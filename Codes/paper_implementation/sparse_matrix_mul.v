==> flow/design.v <==
`timescale 1ns / 1ps
module computation_unit(clk,m1x,m2x,c1,co1,f);
input clk;
input [7:0] m1x, m2x;
input [8:0] c1;
input f;
output reg [8:0] co1;
reg [7:0] pm1am2;
reg [7:0] sout, fnew, en;
always @(posedge clk)
begin
    fnew = {f,f,f,f,f,f,f,f};
    en = (fnew & m2x);
    sout = m2x && 1'b1;
    sout = {sout[0],sout[0], sout[0], sout[0], sout[0], sout[0], sout[0], sout[0]};
    pm1am2 = m1x * en;
    co1 = (sout & pm1am2) + c1;
end
endmodule
`timescale 1ns / 1ps
module sparse_matrix_mul(clk,m1i1,m1i2,m1i3,m1i4,m2c1,m2c2,m2c3,m2c4,m2c5, m2c6, m2c7, m2c8, m2c9, m2c10, m2c11, m2c12, m2c13, m2c14, m2c15, m2c16, f11, f12, f13, f14, f21, f22, f23, f24, f31, f32, f33, f34, f41, f42, f43, f44, o1,o2,o3,o4);
input clk;
input [7:0] m1i1,m1i2,m1i3,m1i4;
input [7:0] m2c1,m2c2,m2c3,m2c4;
input [7:0] m2c5,m2c6,m2c7,m2c8;
input [7:0] m2c9,m2c10,m2c11,m2c12;
input [7:0] m2c13,m2c14,m2c15,m2c16;
input f11, f12, f13, f14, f21, f22, f23, f24, f31, f32, f33, f34, f41, f42, f43, f44;
output [8:0] o1,o2,o3,o4;
wire [8:0] cu1oc1,cu2oc1,cu3oc1,cu4oc1;
wire [8:0] cu5oc1,cu6oc1,cu7oc1,cu8oc1;
wire [8:0] cu9oc1,cu10oc1,cu11oc1,cu12oc1;
wire [8:0] cu13oc1,cu14oc1,cu15oc1,cu16oc1;
computation_unit cu1c2(clk,m1i1,m2c1,0,cu1oc1,f11);
computation_unit cu2c2(clk,m1i1,m2c2,0,cu2oc1,f12);
computation_unit cu3c2(clk,m1i1,m2c3,0,cu3oc1,f13);
computation_unit cu4c2(clk,m1i1,m2c4,0,cu4oc1,f14);
computation_unit cu5c2(clk,m1i2,m2c5,cu1oc1,cu5oc1,f21);
computation_unit cu6c2(clk,m1i2,m2c6,cu2oc1,cu6oc1,f22);
computation_unit cu7c2(clk,m1i2,m2c7,cu3oc1,cu7oc1,f23);
computation_unit cu8c2(clk,m1i2,m2c8,cu4oc1,cu8oc1,f24);
computation_unit cu09c2(clk,m1i3,m2c9,cu5oc1,cu9oc1,f31);
computation_unit cu10c2(clk,m1i3,m2c10,cu6oc1,cu10oc1,f32);
computation_unit cu11c2(clk,m1i3,m2c11,cu7oc1,cu11oc1,f33);
computation_unit cu12c2(clk,m1i3,m2c12,cu8oc1,cu12oc1,f34);
computation_unit cu15c2(clk,m1i4,m2c13,cu9oc1,cu13oc1,f41);
computation_unit cu16c2(clk,m1i4,m2c14,cu10oc1,cu14oc1,f42);
computation_unit cu17c2(clk,m1i4,m2c15,cu11oc1,cu15oc1,f43);
computation_unit cu18c2(clk,m1i4,m2c16,cu12oc1,cu16oc1,f44);
assign {o1,o2,o3,o4} = {cu13oc1,cu14oc1,cu15oc1,cu16oc1};
endmodule
### Tool chain data of sparse_matrix_mul

The steps from the RTL of sparse_matrix_mul to its reports follow in flow order.
Lines are those of the file above, counted from 1.
Operators carry their Yosys type and port widths (W data, S select, Z words).
Library cell names are shortened.
A cell with -- has no value.

* top module: sparse_matrix_mul
* clock: clk
* cell library: sky130hd
* timing corner: tt_025C_1v80

### After elaboration

Source: Yosys, flattened and elaborated, memories not mapped. Widths are those after wreduce; folded enables and synchronous resets count as part of the registers. Registers that Yosys merges into a memory's read port (data or address) are not register bits. Print and check cells do not count. Equal cells are merged and count once.

* $add $sub $neg: 12
* multipliers: 16
* divide/modulo/power cells: 0
* magnitude comparators: 0
* equality and inequality tests: 0
* shifts and indexed selects: 0
* mux-type cells: 0
* bitwise operators: 32
* reductions and logical operators: 16

Operator list (count)
* $mul A8 B8 Y8: 16
* $and A8 B8 Y8: 32
* $logic_and A8 B1 Y1 const B: 16
* $add A9 B9 Y9: 12

* bits in registers: 144
* bits in latches: 0
* memory bits (writable): 0
* bits in read-only memories: 0
* clocked read ports x word width: 0
* memories kept: 0
* output and inout port bits: 36
* word-level cells: 92

### Depth

Depth = most cells in a row (Yosys ltp): at word level without a register or memory, in the mapped netlist without a sequential cell, where the memories' decode and read muxes count.

* depth in word-level cells: 4
* ABC_AREA: 0
* gate-level depth with buffers: 21
* depth with buffers taken out: 19

### Mapped cells and area

The flow's flattened synthesis, as Yosys stat reports it; memories are mapped. The netlist is that of the ABC_AREA named above (0 if unset); the other value can give another one.

Cells by type (count)
* ha_1: 352
* fa_1: 204
* dfxtp_1: 140
* and3_1: 372
* xnor2_1: 212
* inv_1: 404
* nand2_1: 170
* xnor3_1: 27
* xor2_1: 61
* a21oi_1: 97
* nand3_1: 97
* a21o_1: 49
* and2_1: 58
* clkbuf_1: 89
* nor2_1: 55
* nor4_1: 32
* nor2b_1: 24
* a21boi_0: 16

Not listed: further types 12, cells in them 100.

* cells in the netlist: 2559
* chip area (Yosys): 22084.9 µm²
* sequential area: 2802.7 µm²
* flip-flop cells: 140

By module: a second synthesis without flattening, with its own total; a netlist apart from the flattened one above.

* cell total of the unflattened synthesis: 2721
* area (unflattened synthesis): 23566.4 µm²

Each row is one instance without its submodules.

Modules
* computation_unit: times used 16, cells 170, area 1472.7 µm²
* sparse_matrix_mul: times used 1, cells 1, area 3.8 µm²

### Timing after synthesis

Path of least setup slack by OpenSTA after synthesis, without wires, with an ideal clock, recovery checks aside; 20% of the period is set as input and as output delay. Where synthesis merged equal registers, the netlist keeps one of their names.

* path type: input-to-reg
* from: in f34
* to: reg cu12c2.co1[8]
* clock period: 5.86 ns
* setup time: 0.123 ns
* arrival time: 5.406 ns
* required time: 5.737 ns
* setup slack: 0.331 ns
* delay of the path: 4.357 ns
* stages: 19
* synthesis period reached: 5.529 ns

"delay of the path" is the arrival time less input delay plus setup time.
"stages" counts driving pins, that of a launching flip-flop among them; a cell with two outputs on the path counts twice.
"synthesis period reached" = period - worst setup slack (recovery checks aside). The figure is calculated, with input and output delays left at 20% of the set period.
The rows between start and end are the longest chain of elaborated cells between them; the timing report does not say that the signal goes this way. Where chains are equally long, one stands for them.
Each line given opens the expression or statement behind the cell; cells for indexed reads and writes are added by Yosys, which also makes memories of some case tables.

* cell sequence: clkbuf_1 -> clkbuf_1 -> and3_1 -> fa_1 -> inv_1 -> fa_1 -> fa_1 -> fa_1 -> inv_1 -> ha_1 -> a21oi_1 -> xnor2_1 -> xnor2_1 -> xnor3_1 -> a21oi_1 -> ha_1 -> a21oi_1 -> a21oi_1 -> xor2_1
* length of the longest elaborated chain: 4

RTL lines, path post-synthesis
* start, declared: line 28 `input f11, f12, f13, f14, f21, f22, f23, f24, f31, f32, f33, f34, f41, f42, f43, f44;`
* $and A8 B8 Y8: line 13 `en = (fnew & m2x);`
* $mul A8 B8 Y8: line 16 `pm1am2 = m1x * en;`
* $and A8 B8 Y8: line 17 `co1 = (sout & pm1am2) + c1;`
* $add A9 B9 Y9: line 17
* end, assigned: line 17
* end, declared: line 7 `output reg [8:0] co1;`

### Path in the finished layout

Path of least setup slack in the final report of job 2 (OpenROAD, finished layout, wires in). Where an end is a register, its clock arrival counts in the times.

* path type: input-to-reg
* from: in m1i4[0]
* to: reg cu18c2.co1[8]
* clock period: 8.9 ns
* setup time: 0.12 ns
* arrival time: 7.27 ns
* required time: 9.26 ns
* setup slack: 1.99 ns
* stages: 19

The rows between start and end are the longest chain of elaborated cells between them; the timing report does not say that the signal goes this way. Where chains are equally long, one stands for them.

* cell sequence: clkdlybuf4s50_1 -> buf_4 -> and3_1 -> fa_1 -> fa_1 -> ha_1 -> inv_1 -> fa_1 -> inv_1 -> ha_1 -> a21o_1 -> a21oi_1 -> xnor3_1 -> xor2_1 -> nor2_1 -> ha_1 -> a21oi_1 -> a21oi_1 -> xor2_1
* length of the longest elaborated chain: 3

RTL lines, path after layout
* start, declared: line 23 `input [7:0] m1i1,m1i2,m1i3,m1i4;`
* $mul A8 B8 Y8: line 16 `pm1am2 = m1x * en;`
* $and A8 B8 Y8: line 17 `co1 = (sout & pm1am2) + c1;`
* $add A9 B9 Y9: line 17
* end, assigned: line 17
* end, declared: line 7 `output reg [8:0] co1;`

Subject: sparse_matrix_mul on sky130hd, stored results

Hello all,

sparse_matrix_mul through Yosys and OpenROAD on sky130hd: 2 stored runs, unordered, with their settings and measured results. The constraints put input and output delay at 20% of the set period each and load the outputs with 0.01 pF.
"clock period reached": clock period set for the run, less the worst setup slack. It is reckoned from that one timing run; input and output delays stay at 20% of the period that was set.
By "worst setup path time" is meant the share of the clock period that the worst setup path is allowed (20% is reserved at inputs, 20% at outputs), minus its slack. Clock arrival times at its registers enter into it.
"total design power": no workload was simulated; the value follows from the tool's default switching activity.

### Job 1

Settings: `period_ns=3.85`, `CORE_UTILIZATION=62`, `SETUP_SLACK_MARGIN=-0.17`, `PLACE_DENSITY_LB_ADDON=0.1`, `CORE_MARGIN=8`, `CELL_PAD_IN_SITES_DETAIL_PLACEMENT=0`, `GPL_ROUTABILITY_DRIVEN=1`, `CAP_MARGIN=5`, `SLEW_MARGIN=40`, `MIN_ROUTING_LAYER=met2`

Did not finish, routing stopped with GRT-0232.

### Job 2

Settings: `period_ns=8.9`, `CORE_UTILIZATION=31`, `SETUP_SLACK_MARGIN=1.69`, `CELL_PAD_IN_SITES_DETAIL_PLACEMENT=2`, `TNS_END_PERCENT=100`, `GPL_TIMING_DRIVEN=1`, `GPL_ROUTABILITY_DRIVEN=1`, `CTS_CLUSTER_SIZE=34`, `CAP_MARGIN=15`, `SLEW_MARGIN=40`, `MIN_ROUTING_LAYER=met1`, `MAX_ROUTING_LAYER=met5`, `CORE_MARGIN=2`

- Setup TNS: 0.000 ns
- Clock period reached: 6.911 ns
- Standard-cell area after layout: 25599.6 µm²
- Post-route worst hold slack: 0.428 ns
- Final design utilization: 0.364
- Worst setup path time: 5.13 ns
- Critical path kind: input-to-reg
- Worst setup slack after layout: 1.989 ns
- Area of the die: 73392.2 µm²
- Yosys chip area after synthesis: 22084.9 µm²
- Total design power: 4817 µW

Thanks
